==> flow/design.v <==
   module cpu_ctrl_op (
                       dq,      
                       rst,
                       clk,
                       cmp,       
                       mux_rA,    
                       rA_we,
                       mux_rB,
                       rB_we,
                       mux_rM,
                       rM_we,
                       den,       
                       cen,
                       wen,
                       oen,
                       alu_ctrl,  
                       rP_inc,    
                       rP_load,
                       addr_ctrl 
                       );
   localparam     AND   = 4'h0;             
   localparam     OR    = 4'h1;             
   localparam     INV   = 4'h2;             
   localparam     ADD   = 4'h3;             
   localparam     LDI   = 4'h4;             
   localparam     LDM   = 4'h5;             
   localparam     STM   = 4'h6;             
   localparam     SWAB  = 4'h8;             
   localparam     SWMB  = 4'h9;             
   localparam     CPPA  = 4'hA;             
   localparam     CPAM  = 4'hB;             
   localparam     JU    = 4'hC;             
   localparam     JE    = 4'hD;             
   localparam     JL    = 4'hE;             
   localparam     JG    = 4'hF;             
   localparam IDLE    = 6'b100000;
   localparam FETCH   = 6'b010000;
   localparam EXEC    = 6'b001000;
   localparam MEMACC1 = 6'b000100;
   localparam MEMACC2 = 6'b000010;
   localparam MEMACC3 = 6'b000001;
   localparam EQ = 2'b00;
   localparam LT = 2'b01;
   localparam GT = 2'b10;
   input wire        clk;
   input wire        rst;
   input wire [7:0]  dq ;
   input wire [1:0]  cmp;
   output wire [2:0] mux_rA;
   output wire       mux_rB;
   output wire [1:0] mux_rM;
   output reg        den;
   output reg        cen;
   output reg        wen;
   output reg        oen;
   output wire [1:0] alu_ctrl;
   output wire       rP_inc;
   output wire       rP_load;
   output wire       addr_ctrl;
   output wire       rA_we;
   output wire       rB_we;
   output wire       rM_we;
   reg [5:0]         state;
   reg [7:0]         inst;
   wire [2:0]        in;
   wire              nota;
   wire              den_fc ;
   wire              inst_we;
   wire              cen_fc ;
   wire              cen_sc ;
   wire              cen_tc ;
   wire              wen_fc;
   wire              ac_fc;
   wire              ac_sc;
   wire              rpl_fc;
   wire              rpl_sc;
   wire              rpl_tc;
   wire              rpl_fourth_case;
   wire              oen_fc;
   wire              oen_sc;
   wire              notfivefour;
   assign notfivefour = (~inst[5]) && (inst[4]);
   wire              sevsix;
   assign sevsix = (inst[7]) && (inst[6]);
   wire              sevnotsix;
   assign sevnotsix = (inst[7]) && (~inst[6]);
   wire              notsevnotsix;
   assign notsevnotsix = (~inst[7]) && (~inst[6]);
   wire              stm;
   assign stm = ((~inst[7]) && (inst[6]) && (inst[5]) && (~inst[4]));
   wire              ldm;
   assign ldm = ((~inst[7]) && (inst[6]) && notfivefour);
   wire              swmb;
   assign swmb = sevnotsix && notfivefour;
   assign nota = ~(ldm || stm);
   assign in = {nota,ldm,stm};
   always @(posedge clk or negedge rst)
     begin
        if (rst == 1'b0)
          begin
             state <= 6'b100000;
          end
        else
          begin
             state[0] <= state[1];
             state[1] <= state[2] && in[0];
             state[2] <= state[3] && (in[0] || in[1]);
             state[3] <= state[4];
             state[4] <= state[5];
             state[5] <= (state[3] && in[2]) || (state[2] && in[1]) || 
                         (state[0]);
          end
     end  
   assign inst_we = (state[4]);
   always@ (posedge clk or negedge rst)
     begin
        if (rst == 'b0)
          begin
             inst <= 'b0;
          end
        else
          if (inst_we == 'b1)
            begin
               inst <= dq;  
            end
     end  
   assign rA_we = (state[3]) && 
                  ((~inst[7]) && (~inst[5]) && 
                   (~inst[4]) || notsevnotsix || 
                   (~inst[6]) && (~inst[4])) ||
                  (state[2] && ldm);
   assign mux_rA[1] = (state[3]) && sevnotsix && (~inst[4]) ;
   assign mux_rA[2] = state[0] || state[1] || state[2];
   assign mux_rA[0] = (state[3]) && ((~inst[6]) && (inst[5]) && 
                                     (~inst[4]) || notsevnotsix);
   assign mux_rB = ((state[3])) && swmb;
   assign rB_we  = ((state[3])) && (sevnotsix && (~inst[5]));
   assign rM_we = ((state[3])) && (sevnotsix && (inst[4]));
   assign mux_rM[0] = ((state[3])) && swmb;
   assign mux_rM[1] = ((state[3])) && sevsix;
   assign den_fc = ((state[2]) || (state[1])) && stm;
   always @(posedge clk or negedge rst)
     begin
        if (rst == 'b0)
          begin
             den <= 1'b0;
          end
        else
          begin
             den <= den_fc;
          end
     end
   assign cen_fc = (state[5]);
   assign cen_sc = (state[3]) && ldm;
   assign cen_tc = (state[2]);
   always @(posedge clk or negedge rst)
     begin
        if (rst == 'b0)
          begin
             cen <= 1'b1;
          end
        else
          begin
             cen <= ~(cen_fc || cen_sc || cen_tc);
          end
     end
   assign wen_fc = (state[2]) && stm;
   always @(posedge clk or negedge rst)
     begin
        if (rst == 'b0)
          begin
             wen <= 1'b1;
          end
        else
          begin
             wen <= ~wen_fc;
          end
     end
   assign oen_fc = (state[5]);
   assign oen_sc = (state[2] || state[3]) && ldm;
   always @(posedge clk or negedge rst)
     begin
        if (rst == 'b0)
          begin
             oen <= 1'b1;
          end
        else
          begin
             oen <= ~(oen_fc || oen_sc);
          end
     end
   assign alu_ctrl = inst[5:4]; 
   assign rP_inc = (state[4]);
   assign rpl_fc = (sevsix && (~inst[5]) && (~inst[4]));
   assign rpl_sc = (sevsix && notfivefour) && 
                   ((~cmp[1]) && (~cmp[0])) ;
   assign rpl_tc = (sevsix && (inst[5]) && (~inst[4])) && 
                   ((~cmp[1]) && cmp[0]) ;
   assign rpl_fourth_case = (sevsix && (inst[5]) && (inst[4])) && 
                            (cmp[1] && (~cmp[0])) ;
   assign rP_load = ((state[3])) && 
                    (rpl_fc || rpl_sc || rpl_tc || rpl_fourth_case);
   assign ac_fc =  state[3] && (ldm || stm);
   assign ac_sc =  state[2] && stm;
   assign addr_ctrl = ac_fc || ac_sc || state[1] || state[0];
endmodule
### Step by step through the tools: cpu_ctrl_op

Tool output for the design above, in the order of the flow.
Line numbers count from 1 in the design file above.
Library cell names are shortened.
Not given: --

| set-up | value |
|---|---|
| design top | cpu_ctrl_op |
| clock | clk |
| cell library | sky130hd |
| timing corner | tt_025C_1v80 |

### Word level

Source: Yosys, flattened and elaborated, memories not mapped. Widths are those after wreduce; folded enables and synchronous resets count as part of the registers. Registers that Yosys merges into a memory's read port (data or address) are not register bits. Print and check cells do not count. Equal cells are merged and count once.

| bit counts | value |
|---|---|
| register bits after elaboration | 18 |
| bits of input ports | 12 |
| cells after elaboration | 80 |
| output and inout bits | 18 |

| cells by class | value |
|---|---|
| bitwise operators | 10 |
| reduce/logical cells | 64 |

Operators with widths:

| operator | number |
|---|---|
| logical AND 1 bit | 44 |
| logical OR 1 bit | 20 |
| inverter 1 bit | 10 |

### Logic depth

Longest topological path by Yosys (ltp), each cell counted once; first at word level (registers and memories cut), then after technology mapping (sequential cells cut; the memories' decode and read muxes count).

| logic depth | value |
|---|---|
| depth after elaboration | 9 |
| ABC_AREA | 0 |
| gate-level depth with buffers | 4 |
| gate-level depth less buffers | 3 |

### Netlist

Source: synth_stat.txt of the flow (Yosys; design flattened, memories mapped). It holds for the ABC_AREA given above (unset counts as 0); a run with the other value may have another netlist.
Totals and module areas in this step are rounded.

| mapped netlist | value |
|---|---|
| synthesis area | 694 um^2 |
| sequential area | 355 um^2 |
| buffers | 5 |
| cell count | 65 |
| flip-flop cells | 14 |

Cell types:

| cell type | number | total area (um^2) |
|---|---|---|
| dfrtp_1 | 10 | 250.24 |
| dfstp_2 | 4 | 105.101 |
| mux2_2 | 3 | 33.782 |
| nand2b_4 | 2 | 27.526 |
| nor2_1 | 7 | 26.275 |
| a211oi_1 | 3 | 22.522 |
| buf_4 | 3 | 22.522 |
| buf_6 | 2 | 22.522 |
| a21oi_1 | 4 | 20.019 |
| o31ai_1 | 2 | 15.014 |
| inv_1 | 3 | 11.261 |
| nand2_1 | 3 | 11.261 |
| or3_4 | 1 | 11.261 |
| a221o_1 | 1 | 10.01 |
| nor3_1 | 2 | 10.01 |
| o21ai_0 | 2 | 10.01 |
| a211o_1 | 1 | 8.758 |
| nand2b_2 | 1 | 8.758 |

Not listed: further types 11, cells in them 11.

### Path before layout

Source: OpenSTA report_checks on the synthesized netlist (no wires, ideal clock, input and output delay 20% of the period each), path of least setup slack; recovery checks are left aside. Register names are those of the netlist, which keeps one name where synthesis merged equal registers.

| timing after synthesis | value |
|---|---|
| kind | reg2out |
| start | reg inst[5] |
| end | out rP_load |
| external output delay | 0.400 ns |
| path buffers | 1 |
| period | 2.0 ns |
| setup slack | 0.495 ns |
| path delay | 1.105 ns |
| driving pins on the path | 5 |
| data arrival time | 1.105 ns |
| data required time | 1.600 ns |
| time at the first pin | 0.000 ns |
| synthesis period reached | 1.505 ns |

"path delay" = arrival - input delay + setup time.
A path that ends at an output port has no setup time.
"driving pins on the path" counts driving pins, that of a launching flip-flop among them; a cell with two outputs on the path counts twice.
"synthesis period reached" = period - worst setup slack (recovery checks aside). The figure is calculated, with input and output delays left at 20% of the set period.
The rows between start and end are the longest chain of elaborated cells between them; the timing report does not say that the signal goes this way. Where chains are equally long, one stands for them.
A line is the first line of the expression or statement that the cell stems from. Yosys adds cells for indexed reads and writes and turns some case tables into memories.

| between the ends, after synthesis | value |
|---|---|
| path through | dfrtp_1 -> buf_6 -> or2_2 -> a21oi_1 -> o21a_1 |
| length of the longest elaborated chain | 8 |
| elaborated cells on any way between the ends | 15 |
| those cells by class | logic (1); reduce/logical (14) |

Ends and longest elaborated chain, after synthesis:

| what | line | text |
|---|---|---|
| from (decl) | 64 | `reg [7:0]         inst;` |
| from (assign) | 119 | `inst <= 'b0;` |
| from (assign) | 124 | `inst <= dq;` |
| inverter 1 bit | 82 | `assign notfivefour = (~inst[5]) && (inst[4]);` |
| logical AND 1 bit | 82 |  |
| logical AND 1 bit (2 in a row) | 195 | `assign rpl_sc = (sevsix && notfivefour) &&` |
| logical OR 1 bit (3 in a row) | 202 | `(rpl_fc \|\| rpl_sc \|\| rpl_tc \|\| rpl_fourth_case);` |
| logical AND 1 bit | 201 | `assign rP_load = ((state[3])) &&` |
| to (decl) | 58 | `output wire       rP_load;` |

### Path in the finished layout

Path of least setup slack in the final report of flow run 1 (OpenROAD, finished layout, wires in). Where an end is a register, its clock arrival counts in the times.

| timing post-layout | value |
|---|---|
| kind | reg2out |
| start | reg state[3] |
| end | out addr_ctrl |
| setup slack | -0.53 ns |
| driving pins on the path | 5 |
| data arrival time | 1.46 ns |
| period | 1.16 ns |
| data required time | 0.93 ns |
| time at the first pin | 0.29 ns |
| path buffers | 1 |
| external output delay | 0.23 ns |

The rows between start and end are the longest chain of elaborated cells between them; the timing report does not say that the signal goes this way. Where chains are equally long, one stands for them.

| between the ends, post-layout | value |
|---|---|
| path through | dfrtp_1 -> inv_1 -> o22ai_2 -> a211o_1 -> buf_2 |
| length of the longest elaborated chain | 4 |
| elaborated cells on any way between the ends | 4 |
| those cells by class | reduce/logical (4) |

Ends and longest elaborated chain, post-layout:

| what | line | text |
|---|---|---|
| from (decl) | 63 | `reg [5:0]         state;` |
| from (assign) | 101 | `state <= 6'b100000;` |
| from (assign) | 108 | `state[3] <= state[4];` |
| logical AND 1 bit | 203 | `assign ac_fc =  state[3] && (ldm \|\| stm);` |
| logical OR 1 bit (3 in a row) | 205 | `assign addr_ctrl = ac_fc \|\| ac_sc \|\| state[1] \|\| state[0];` |
| to (decl) | 59 | `output wire       addr_ctrl;` |

## Implementation results

Record of 2 stored runs of the RTL-to-layout flow on cpu_ctrl_op, platform sky130hd. The runs are unordered. Constraints: input delay and output delay 20% of the set period each, output load 0.01 pF.
"achieved period": clock period set for the run, less the worst setup slack. It is reckoned from that one timing run; input and output delays stay at 20% of the period that was set.
"worst path time" is the time allowed to the run's worst setup path (the clock period less input and output delay, where it has them) less its slack. Clock arrival times count: a late capture clock shortens it, a late launch clock lengthens it.
"overall power" is the tool's figure for a default switching activity; nothing was simulated.
Values from the reports are rounded here.

#### Flow run 1

| setting | value |
|---|---|
| period_ns | `1.16` |
| CORE_UTILIZATION | `36` |
| PLACE_DENSITY_LB_ADDON | `0.11` |
| CTS_CLUSTER_DIAMETER | `236` |
| MIN_ROUTING_LAYER | `met2` |
| CAP_MARGIN | `20` |
| CORE_MARGIN | `2` |
| SLEW_MARGIN | `20` |

| result | value |
|---|---|
| chip area after synthesis (Yosys) | 694 um^2 |
| achieved period | 1.694 ns |
| utilization after layout | 74.5 % |
| standard-cell area after layout | 1320 um^2 |
| die outline area | 2300 um^2 |
| worst path time | 1.46 ns |
| type of the worst setup path | reg2out |
| worst setup slack after layout | -0.534 ns |
| summed negative setup slack | -5.57 ns |
| overall power | 0.000896 W |

#### Flow run 2

| setting | value |
|---|---|
| period_ns | `1.55` |
| SETUP_SLACK_MARGIN | `0.29` |
| CAP_MARGIN | `20` |
| CORE_MARGIN | `2` |
| CORE_UTILIZATION | `40` |
| SLEW_MARGIN | `20` |

| result | value |
|---|---|
| achieved period | 1.719 ns |
| worst setup slack after layout | -0.169 ns |
| utilization after layout | 76.6 % |
| worst path time | 1.41 ns |
| type of the worst setup path | reg2out |
| overall power | 0.000661 W |
| chip area after synthesis (Yosys) | 694 um^2 |
| standard-cell area after layout | 1280 um^2 |
| die outline area | 2090 um^2 |
| summed negative setup slack | -1.13 ns |
